==> flow/design.v <==
module div #(parameter WIDTH=32) (
        input clk,
        input [WIDTH-1:0] l_num,
        input [WIDTH-1:0] l_den,
        input [WIDTH-1:0] r_num,
        input [WIDTH-1:0] r_den,
        output reg [WIDTH-1:0] s_num,
        output reg [WIDTH-1:0] s_den
    );
    always @(posedge clk) begin
        s_num <= l_num * r_den;
        s_den <= l_den * r_num;
    end
endmodule
### Tool chain data of div

Tool output for the design above, in the order of the flow.
Line numbers count from 1 in the design file above.
Library cell names are shortened.
The mark n/a stands for no value.

| design | value |
|---|---|
| top | div |
| clock input | clk |
| library | sky130hd |
| library corner | tt_025C_1v80 |

### Word level

Counts by Yosys on the flattened word-level netlist (proc, flatten, opt, wreduce; memories kept). Register bits leave out memories and registers merged into their read ports (data or address); mux counts leave out enables and synchronous resets folded into registers. Print and check cells are left out. Cells with the same type and inputs are merged into one.

| bit counts | value |
|---|---|
| bits in registers | 64 |
| input port bits | 129 |
| output and inout port bits | 64 |
| cells after elaboration | 4 |

| cells by class | value |
|---|---|
| multiply operators | 2 |

Operators with widths:

| cell | count |
|---|---|
| multiplier 32 x 32 -> 32 bit | 2 |

### Logic depth

Yosys ltp: most cells in a row. Word level: on the elaborated netlist, between registers, memories and ports. Mapped: between sequential cells and ports; inverters and the memories' decode and read muxes count.

| logic depth | value |
|---|---|
| depth after elaboration | 1 |
| ABC_AREA | 0 |
| depth in mapped cells | 28 |

### Mapped cells and area

Yosys stat after the flow's synthesis: flattened, memories mapped to cells. It holds for the ABC_AREA given above (unset counts as 0); a run with the other value may have another netlist.
Totals and module areas in this step are rounded.

| synthesis totals | value |
|---|---|
| standard cells after synthesis | 3619 |
| chip area (Yosys) | 32860 um^2 |
| flip-flop cells | 64 |
| buffer cells | 177 |

Cell types:

| cell | count | total area (um^2) |
|---|---|---|
| fa_1 | 816 | 1.63E+04 |
| and2_1 | 529 | 3.31E+03 |
| inv_1 | 824 | 3.09E+03 |
| ha_1 | 246 | 3.08E+03 |
| nand2_1 | 544 | 2.04E+03 |
| dfxtp_1 | 64 | 1.28E+03 |
| xnor2_1 | 138 | 1.21E+03 |
| clkbuf_1 | 174 | 653.126 |
| xor2_1 | 32 | 280.269 |
| a21oi_1 | 40 | 200.192 |
| nor2_1 | 38 | 142.637 |
| a21o_1 | 17 | 127.622 |
| nor3_1 | 17 | 85.082 |
| o21a_1 | 11 | 82.579 |
| a211oi_1 | 10 | 75.072 |
| o21ai_0 | 14 | 70.067 |
| o211ai_1 | 9 | 67.565 |
| o21bai_1 | 9 | 67.565 |

Not listed: further types 42, cells in them 87.

### Timing after synthesis

Source: OpenSTA report_checks on the synthesized netlist (no wires, ideal clock, input and output delay 20% of the period each), path of least setup slack; recovery checks are left aside. Register names are those of the netlist, which keeps one name where synthesis merged equal registers.

| timing post-synthesis | value |
|---|---|
| kind | input-to-reg |
| from | in l_num[12] |
| to | reg s_num[26] |
| period | 8.83 ns |
| external input delay | 1.766 ns |
| setup time | 0.072 ns |
| time at the first pin | 1.766 ns |
| data arrival time | 8.263 ns |
| required time | 8.758 ns |
| slack | 0.495 ns |
| delay of the path | 6.569 ns |
| stages on the path | 25 |
| path buffers | 2 |
| synthesis period reached | 8.335 ns |

"delay of the path" is the arrival time less input delay plus setup time.
"stages on the path" counts driving pins, that of a launching flip-flop among them; a cell with two outputs on the path counts twice.
"synthesis period reached" = period - worst setup slack (recovery checks aside). The figure is calculated, with input and output delays left at 20% of the set period.
The rows between start and end are the longest chain of elaborated cells between them; the timing report does not say that the signal goes this way. Where chains are equally long, one stands for them.
Each line given opens the expression or statement behind the cell; cells for indexed reads and writes are added by Yosys, which also makes memories of some case tables.

| between the ends, post-synthesis | value |
|---|---|
| path through | clkbuf_1 -> clkbuf_1 -> nand2_1 -> fa_1 -> fa_1 -> inv_1 -> fa_1 -> inv_1 -> fa_1 -> fa_1 -> inv_1 -> fa_1 -> inv_1 -> fa_1 -> fa_1 -> inv_1 -> ha_1 -> a21oi_1 -> o21bai_1 -> a21o_1 -> a21o_1 -> a211oi_1 -> or3b_1 -> a31oi_1 -> xnor2_1 |
| cells in the longest elaborated chain | 1 |

Ends and longest elaborated chain, post-synthesis:

| item | RTL line | source |
|---|---|---|
| start: declaration | 3 | `input [WIDTH-1:0] l_num,` |
| multiplier 32 x 32 -> 32 bit | 11 | `s_num <= l_num * r_den;` |
| end: assignment | 11 |  |
| end: declaration | 7 | `output reg [WIDTH-1:0] s_num,` |

Memo
Re: implementation data of div

Record of 2 stored runs of the RTL-to-layout flow on div, platform sky130hd. The runs are unordered. Constraints: input delay and output delay 20% of the set period each, output load 0.01 pF.

#### Entry A

| setting | value |
|---|---|
| period_ns | `7.26` |
| CORE_UTILIZATION | `62` |
| PLACE_DENSITY_LB_ADDON | `0.25` |
| CORE_MARGIN | `2` |
| CELL_PAD_IN_SITES_GLOBAL_PLACEMENT | `3` |
| TNS_END_PERCENT | `30` |
| ABC_AREA | `0` |
| GPL_ROUTABILITY_DRIVEN | `0` |
| CTS_CLUSTER_SIZE | `44` |
| MAX_ROUTING_LAYER | `met4` |
| CAP_MARGIN | `20` |
| SLEW_MARGIN | `20` |

Not finished: placement ended with error FLW-0024.

#### Entry B

| setting | value |
|---|---|
| period_ns | `8.17` |
| CORE_UTILIZATION | `54` |
| SETUP_SLACK_MARGIN | `0.79` |
| PLACE_DENSITY_LB_ADDON | `0.11` |
| HOLD_SLACK_MARGIN | `0.18` |
| CORE_MARGIN | `3` |
| CELL_PAD_IN_SITES_GLOBAL_PLACEMENT | `3` |
| CELL_PAD_IN_SITES_DETAIL_PLACEMENT | `2` |
| GPL_ROUTABILITY_DRIVEN | `0` |
| CTS_CLUSTER_SIZE | `21` |
| CTS_CLUSTER_DIAMETER | `347` |
| SLEW_MARGIN | `40` |
| MIN_ROUTING_LAYER | `met1` |
| CAP_MARGIN | `20` |

Not finished: placement ended with error FLW-0024.
